==> flow/design.v <==
`timescale 1ns / 1ps
module enose_accel_stub #(
    parameter C_S00_AXI_DATA_WIDTH = 32,
    parameter C_S00_AXI_ADDR_WIDTH = 7
)(
    input  wire                                  s00_axi_aclk,
    input  wire                                  s00_axi_aresetn,
    input  wire [C_S00_AXI_ADDR_WIDTH-1:0]       s00_axi_awaddr,
    input  wire [2:0]                             s00_axi_awprot,
    input  wire                                   s00_axi_awvalid,
    output reg                                    s00_axi_awready,
    input  wire [C_S00_AXI_DATA_WIDTH-1:0]       s00_axi_wdata,
    input  wire [(C_S00_AXI_DATA_WIDTH/8)-1:0]   s00_axi_wstrb,
    input  wire                                   s00_axi_wvalid,
    output reg                                    s00_axi_wready,
    output wire [1:0]                             s00_axi_bresp,
    output reg                                    s00_axi_bvalid,
    input  wire                                   s00_axi_bready,
    input  wire [C_S00_AXI_ADDR_WIDTH-1:0]       s00_axi_araddr,
    input  wire [2:0]                             s00_axi_arprot,
    input  wire                                   s00_axi_arvalid,
    output reg                                    s00_axi_arready,
    output reg  [C_S00_AXI_DATA_WIDTH-1:0]       s00_axi_rdata,
    output wire [1:0]                             s00_axi_rresp,
    output reg                                    s00_axi_rvalid,
    input  wire                                   s00_axi_rready,
    input  wire [31:0] s_axis_tdata,
    input  wire        s_axis_tvalid,
    output wire        s_axis_tready,
    input  wire        s_axis_tlast
);
    wire clk    = s00_axi_aclk;
    wire resetn = s00_axi_aresetn;
    assign s00_axi_bresp = 2'b00;
    assign s00_axi_rresp = 2'b00;
    reg [31:0] r_window_len;
    reg        r_done, r_busy, r_err;
    reg [1:0]  r_result_class;
    reg [31:0] r_count0, r_count1, r_count2;
    reg [31:0] r_conf, r_latency, r_debug0, r_debug1;
    reg ctrl_start, ctrl_reset;
    wire wr_txn = s00_axi_awvalid & s00_axi_awready &
                  s00_axi_wvalid  & s00_axi_wready;
    always @(posedge clk) begin
        if (!resetn) begin
            s00_axi_awready <= 1'b1;
            s00_axi_wready  <= 1'b1;
            s00_axi_bvalid  <= 1'b0;
            r_window_len    <= 32'd10;
            ctrl_start      <= 1'b0;
            ctrl_reset      <= 1'b0;
        end else begin
            ctrl_start <= 1'b0;
            ctrl_reset <= 1'b0;
            if (wr_txn) begin
                s00_axi_awready <= 1'b0;
                s00_axi_wready  <= 1'b0;
                s00_axi_bvalid  <= 1'b1;
                case (s00_axi_awaddr[6:2])
                    5'h00: begin
                        if (s00_axi_wdata[0]) ctrl_start <= 1'b1;
                        if (s00_axi_wdata[1]) ctrl_reset <= 1'b1;
                    end
                    5'h02: r_window_len <= s00_axi_wdata;
                    default: ;
                endcase
            end
            if (s00_axi_bvalid && s00_axi_bready) begin
                s00_axi_bvalid  <= 1'b0;
                s00_axi_awready <= 1'b1;
                s00_axi_wready  <= 1'b1;
            end
        end
    end
    always @(posedge clk) begin
        if (!resetn) begin
            s00_axi_arready <= 1'b1;
            s00_axi_rvalid  <= 1'b0;
            s00_axi_rdata   <= 32'd0;
        end else begin
            if (s00_axi_arvalid && s00_axi_arready) begin
                s00_axi_arready <= 1'b0;
                s00_axi_rvalid  <= 1'b1;
                case (s00_axi_araddr[6:2])
                    5'h00: s00_axi_rdata <= 32'd0;
                    5'h01: s00_axi_rdata <= {29'd0, r_err, r_busy, r_done};
                    5'h02: s00_axi_rdata <= r_window_len;
                    5'h03: s00_axi_rdata <= 32'd12;
                    5'h04: s00_axi_rdata <= 32'd32;
                    5'h05: s00_axi_rdata <= 32'd3;
                    5'h06: s00_axi_rdata <= {30'd0, r_result_class};
                    5'h07: s00_axi_rdata <= r_count0;
                    5'h08: s00_axi_rdata <= r_count1;
                    5'h09: s00_axi_rdata <= r_count2;
                    5'h0A: s00_axi_rdata <= r_conf;
                    5'h0B: s00_axi_rdata <= r_latency;
                    5'h0C: s00_axi_rdata <= r_debug0;
                    5'h0D: s00_axi_rdata <= r_debug1;
                    default: s00_axi_rdata <= 32'd0;
                endcase
            end
            if (s00_axi_rvalid && s00_axi_rready) begin
                s00_axi_rvalid  <= 1'b0;
                s00_axi_arready <= 1'b1;
            end
        end
    end
    assign s_axis_tready = resetn;   
    wire stream_beat = s_axis_tvalid & s_axis_tready;
    function [3:0] popcount12;
        input [11:0] bits;
        integer k;
        begin
            popcount12 = 0;
            for (k = 0; k < 12; k = k + 1)
                popcount12 = popcount12 + {3'b0, bits[k]};
        end
    endfunction
    reg [31:0] acc_pop;
    reg [31:0] acc_words;
    always @(posedge clk) begin
        if (!resetn || ctrl_reset) begin
            acc_pop   <= 32'd0;
            acc_words <= 32'd0;
        end else if (stream_beat) begin
            acc_pop   <= acc_pop + {28'd0, popcount12(s_axis_tdata[11:0])};
            acc_words <= acc_words + 32'd1;
        end
    end
    always @(posedge clk) begin
        if (!resetn || ctrl_reset) begin
            r_done         <= 1'b0;
            r_busy         <= 1'b0;
            r_err          <= 1'b0;
            r_result_class <= 2'd0;
            r_count0       <= 32'd0;
            r_count1       <= 32'd0;
            r_count2       <= 32'd0;
            r_conf         <= 32'd0;
            r_latency      <= 32'd0;
            r_debug0       <= 32'd0;
            r_debug1       <= 32'd0;
        end else if (ctrl_start) begin
            r_debug0 <= acc_words;
            r_debug1 <= acc_pop;
            r_done   <= 1'b1;
            if (acc_words < r_window_len) begin
                r_err <= 1'b1;
            end else begin
                r_err <= 1'b0;
                if (acc_pop < 32'd30) begin
                    r_result_class <= 2'd0;
                    r_count0 <= acc_pop; r_count1 <= 0; r_count2 <= 0;
                end else if (acc_pop < 32'd70) begin
                    r_result_class <= 2'd1;
                    r_count0 <= 0; r_count1 <= acc_pop; r_count2 <= 0;
                end else begin
                    r_result_class <= 2'd2;
                    r_count0 <= 0; r_count1 <= 0; r_count2 <= acc_pop;
                end
                r_conf    <= 32'd32767;
                r_latency <= acc_words;
            end
        end
    end
endmodule
### From RTL to reports: enose_accel_stub

The steps from the RTL of enose_accel_stub to its reports follow in flow order.
Lines are those of the file above, counted from 1.
A cell with -- has no value.

| inputs | value |
|---|---|
| top | enose_accel_stub |
| clock input | s00_axi_aclk |
| standard-cell library | sky130hd |
| corner | tt_025C_1v80 |

### Word level

Yosys after proc, flatten, opt, wreduce and memory -nomap, before mapping. Enables and synchronous resets that opt folds into registers are not counted as muxes. Memory bits, and registers merged into a memory's read port (data or address), are not among the register bits. Print and check cells are not counted. Equal cells are merged and count once.

| word-level totals | value |
|---|---|
| register bits | 331 |
| bits in latches | 0 |
| memory bits (writable) | 0 |
| bits in read-only memories | 0 |
| clocked read ports x word width | 0 |
| memories | 0 |
| bits of input ports | 97 |
| output and inout bits | 42 |
| elaborated cells | 78 |

| operators by class | value |
|---|---|
| add/sub/neg operators | 13 |
| $mul | 0 |
| div/mod/pow operators | 0 |
| magnitude comparators | 3 |
| equality and inequality tests | 14 |
| shifts and indexed selects | 0 |
| muxes and demuxes | 11 |
| bitwise operators | 6 |
| reductions and logical operators | 11 |

Operators with widths:

| kind | number |
|---|---|
| parallel mux 32 bit (select 13 bit) | 1 |
| two-way mux 32 bit | 5 |
| adder 32 x 1 -> 32 bit (second input constant) | 1 |
| < comparator 32 bit | 1 |
| adder 32 x 4 -> 32 bit | 1 |
| < comparator 32 x 5 -> 1 bit (second input constant) | 1 |
| < comparator 32 x 7 -> 1 bit (second input constant) | 1 |
| adder 4 x 1 -> 4 bit | 8 |
| == test 5 x 4 -> 1 bit (second input constant) | 6 |
| == test 5 x 3 -> 1 bit (second input constant) | 4 |
| == test 5 x 2 -> 1 bit (second input constant) | 3 |
| == test 5 x 1 -> 1 bit (second input constant) | 1 |
| zero test 5 bit | 1 |
| bitwise AND 1 bit | 4 |
| AND reduction 2 bit | 2 |
| OR reduction 2 bit | 2 |
| adder 3 x 1 -> 4 bit | 1 |
| two-way mux 2 bit | 2 |
| logical AND 1 bit | 3 |
| adder 2 x 1 -> 3 bit | 1 |
| AND reduction 3 bit | 1 |
| two-way mux 1 bit | 3 |
| adder 1 x 1 -> 2 bit | 1 |
| inverter 1 bit | 2 |
| logical OR 1 bit | 1 |
| zero test 1 bit | 1 |

### Longest topological paths

Yosys ltp: most cells in a row. Word level: on the elaborated netlist, between registers, memories and ports. Mapped: between sequential cells and ports; inverters and the memories' decode and read muxes count.

| logic depth | value |
|---|---|
| depth after elaboration | 12 |
| ABC_AREA | 0 |
| gate-level depth with buffers | 15 |
| mapped depth without buffers | 14 |

### After synthesis

Source: synth_stat.txt of the flow (Yosys; design flattened, memories mapped). It holds for the ABC_AREA given above (unset counts as 0); a run with the other value may have another netlist.
The area totals of this step are shown rounded.

| synthesis totals | value |
|---|---|
| standard cells after synthesis | 1675 |
| mapped area | 15000 um2 |
| sequential area | 6600 um2 |
| flip-flop cells | 331 |
| buffers | 121 |

Cells by type:

| type | number | area in all (um2) |
|---|---|---|
| sky130_fd_sc_hd__dfxtp_1 | 331 | 6.63E+03 |
| sky130_fd_sc_hd__mux2i_1 | 156 | 1.56E+03 |
| sky130_fd_sc_hd__nand2_1 | 299 | 1.12E+03 |
| sky130_fd_sc_hd__a22oi_1 | 91 | 683.155 |
| sky130_fd_sc_hd__ha_1 | 41 | 512.992 |
| sky130_fd_sc_hd__nor2_1 | 136 | 510.49 |
| sky130_fd_sc_hd__and3_1 | 55 | 344.08 |
| sky130_fd_sc_hd__a21boi_0 | 45 | 337.824 |
| sky130_fd_sc_hd__clkbuf_1 | 88 | 330.317 |
| sky130_fd_sc_hd__xnor2_1 | 27 | 236.477 |
| sky130_fd_sc_hd__nand3_1 | 46 | 230.221 |
| sky130_fd_sc_hd__inv_1 | 59 | 221.462 |
| sky130_fd_sc_hd__a222oi_1 | 17 | 170.163 |
| sky130_fd_sc_hd__fa_1 | 8 | 160.154 |
| sky130_fd_sc_hd__o21ai_0 | 31 | 155.149 |
| sky130_fd_sc_hd__a21oi_1 | 30 | 150.144 |
| sky130_fd_sc_hd__nor2b_1 | 24 | 150.144 |
| sky130_fd_sc_hd__nor4_1 | 19 | 118.864 |

Other cell types: 44; their cells: 172.

### Path before layout

Path of least setup slack by OpenSTA after synthesis, without wires, with an ideal clock, recovery checks aside; 20% of the period is set as input and as output delay. Where synthesis merged equal registers, the netlist keeps one of their names.

| timing path after synthesis | value |
|---|---|
| path kind | input port to flip-flop |
| from | in s_axis_tdata[0] |
| to | reg acc_pop[12] |
| clock period | 8030 ps |
| input delay | 1606 ps |
| library setup time | 128 ps |
| launch time at the first pin | 1606 ps |
| arrival time | 5289 ps |
| required time | 7902 ps |
| setup slack | 2614 ps |
| delay of the path | 3811 ps |
| stages on the path | 15 |
| buffers on the path | 1 |
| period reached after synthesis | 5416 ps |

"delay of the path" is the arrival time less input delay plus setup time.
"stages on the path": output pins that drive a net of the path, with the launching flip-flop's if there is one; two outputs of one cell count as two.
"period reached after synthesis" = period - worst setup slack (recovery checks aside). The figure is calculated, with input and output delays left at 20% of the set period.
Between the ends stands the longest chain of elaborated cells between them, by number of cells; it is not shown to be the way that was timed. Of several equally long chains one is given.
A line is the first line of the expression or statement that the cell stems from. Yosys adds cells for indexed reads and writes and turns some case tables into memories.

| between the ends, after synthesis | value |
|---|---|
| cells stage by stage | sky130_fd_sc_hd__fa_1 > sky130_fd_sc_hd__inv_1 > sky130_fd_sc_hd__fa_1 > sky130_fd_sc_hd__fa_1 > sky130_fd_sc_hd__fa_1 > sky130_fd_sc_hd__fa_1 > sky130_fd_sc_hd__inv_1 > sky130_fd_sc_hd__fa_1 > sky130_fd_sc_hd__a21oi_1 > sky130_fd_sc_hd__o21ai_0 > sky130_fd_sc_hd__a21oi_1 > sky130_fd_sc_hd__clkbuf_1 > sky130_fd_sc_hd__nor4_1 > sky130_fd_sc_hd__xnor2_1 > sky130_fd_sc_hd__nor2_1 |
| cells in the longest elaborated chain | 12 |
| elaborated cells between the ends (all ways) | 12 |
| source lines of those cells | 2 |
| classes of those cells | add/sub: 12 |

RTL lines, path after synthesis:

| element | line | RTL |
|---|---|---|
| start: declaration | 27 | `input  wire [31:0] s_axis_tdata,` |
| adder 1 x 1 -> 2 bit | 116 | `popcount12 = popcount12 + {3'b0, bits[k]};` |
| adder 2 x 1 -> 3 bit | 116 |  |
| adder 3 x 1 -> 4 bit | 116 |  |
| adder 4 x 1 -> 4 bit x8 | 116 |  |
| adder 32 x 4 -> 32 bit | 126 | `acc_pop   <= acc_pop + {28'd0, popcount12(s_axis_tdata[11:0])};` |
| end: assignment | 123 | `acc_pop   <= 32'd0;` |
| end: assignment | 126 |  |
| end: declaration | 119 | `reg [31:0] acc_pop;` |

### Path in the finished layout

Path of least setup slack in the final report of entry A (OpenROAD, finished layout, wires in). Where an end is a register, its clock arrival counts in the times.
The report prints the path's times to 10 ps; the period is as set.

| timing path post-layout | value |
|---|---|
| path kind | input port to flip-flop |
| from | in s_axis_tdata[0] |
| to | reg acc_pop[14] |
| clock period | 4740 ps |
| input delay | 950 ps |
| library setup time | 130 ps |
| launch time at the first pin | 950 ps |
| arrival time | 4800 ps |
| required time | 5210 ps |
| setup slack | 410 ps |
| stages on the path | 18 |
| buffers on the path | 4 |

Between the ends stands the longest chain of elaborated cells between them, by number of cells; it is not shown to be the way that was timed. Of several equally long chains one is given.

| between the ends, post-layout | value |
|---|---|
| cells stage by stage | sky130_fd_sc_hd__buf_6 > sky130_fd_sc_hd__fa_1 > sky130_fd_sc_hd__inv_1 > sky130_fd_sc_hd__fa_1 > sky130_fd_sc_hd__fa_1 > sky130_fd_sc_hd__fa_1 > sky130_fd_sc_hd__fa_2 > sky130_fd_sc_hd__inv_2 > sky130_fd_sc_hd__fa_2 > sky130_fd_sc_hd__a21oi_2 > sky130_fd_sc_hd__o21ai_2 > sky130_fd_sc_hd__a21oi_2 > sky130_fd_sc_hd__buf_4 > sky130_fd_sc_hd__buf_12 > sky130_fd_sc_hd__buf_4 > sky130_fd_sc_hd__nor4_4 > sky130_fd_sc_hd__xnor2_1 > sky130_fd_sc_hd__nor2_1 |
| cells in the longest elaborated chain | 12 |
| elaborated cells between the ends (all ways) | 12 |
| source lines of those cells | 2 |
| classes of those cells | add/sub: 12 |

RTL lines, path post-layout:

| element | line | RTL |
|---|---|---|
| start: declaration | 27 | `input  wire [31:0] s_axis_tdata,` |
| adder 1 x 1 -> 2 bit | 116 | `popcount12 = popcount12 + {3'b0, bits[k]};` |
| adder 2 x 1 -> 3 bit | 116 |  |
| adder 3 x 1 -> 4 bit | 116 |  |
| adder 4 x 1 -> 4 bit x8 | 116 |  |
| adder 32 x 4 -> 32 bit | 126 | `acc_pop   <= acc_pop + {28'd0, popcount12(s_axis_tdata[11:0])};` |
| end: assignment | 123 | `acc_pop   <= 32'd0;` |
| end: assignment | 126 |  |
| end: declaration | 119 | `reg [31:0] acc_pop;` |

Measured results for enose_accel_stub: 2 stored runs of the Yosys and OpenROAD flow on sky130hd. The settings differ; the order carries no meaning. The constraints put input and output delay at 20% of the set period each and load the outputs with 0.01 pF.
"period achieved" = clock period - worst setup slack. The figure is calculated, with input and output delays left at 20% of the set period.
"allowed time less slack (worst setup path)" is the time allowed to the run's worst setup path (the clock period less input and output delay, where it has them) less its slack. Clock arrival times count: a late capture clock shortens it, a late launch clock lengthens it.
"power" is the tool's figure for a default switching activity; nothing was simulated.
"allowed time less slack (worst setup path)" is given in steps of 10 ps.
The results are shown rounded.
Among the settings, n/a means not set for that run.

| stored run | period_ns | CORE_UTILIZATION | SETUP_SLACK_MARGIN | PLACE_DENSITY_LB_ADDON | TNS_END_PERCENT | ABC_AREA | CTS_CLUSTER_DIAMETER | MIN_ROUTING_LAYER | CAP_MARGIN | CORE_MARGIN | SLEW_MARGIN | GPL_ROUTABILITY_DRIVEN | MAX_ROUTING_LAYER | period achieved (ps) | power (uW) | post-route utilization | worst-case hold slack (ps) | Yosys chip area after synthesis (um2) | allowed time less slack (worst setup path) (ps) | kind of the worst setup path | area inside the die boundary (um2) | standard-cell area of the final layout (um2) | setup slack of the worst path (ps) | summed negative setup slack (ps) |
|---|---|---|---|---|---|---|---|---|---|---|---|---|---|---|---|---|---|---|---|---|---|---|---|---|
| entry A | 4.74 | 25 | 0.64 | 0.16 | 55 | 0 | 27 | met1 | 20 | 2 | 20 | n/a | n/a | 4332 | 10000 | 0.35 | 460 | 15000 | 3380 | input port to flip-flop | 62000 | 21000 | 410 | 0 |
| entry B | 6.28 | 47 | 1.51 | 0.2 | 15 | n/a | n/a | n/a | 10 | 2 | 20 | 1 | met5 | 4637 | 4600 | 0.56 | 460 | 15000 | 3380 | input port to flip-flop | 33000 | 17000 | 1600 | 0 |
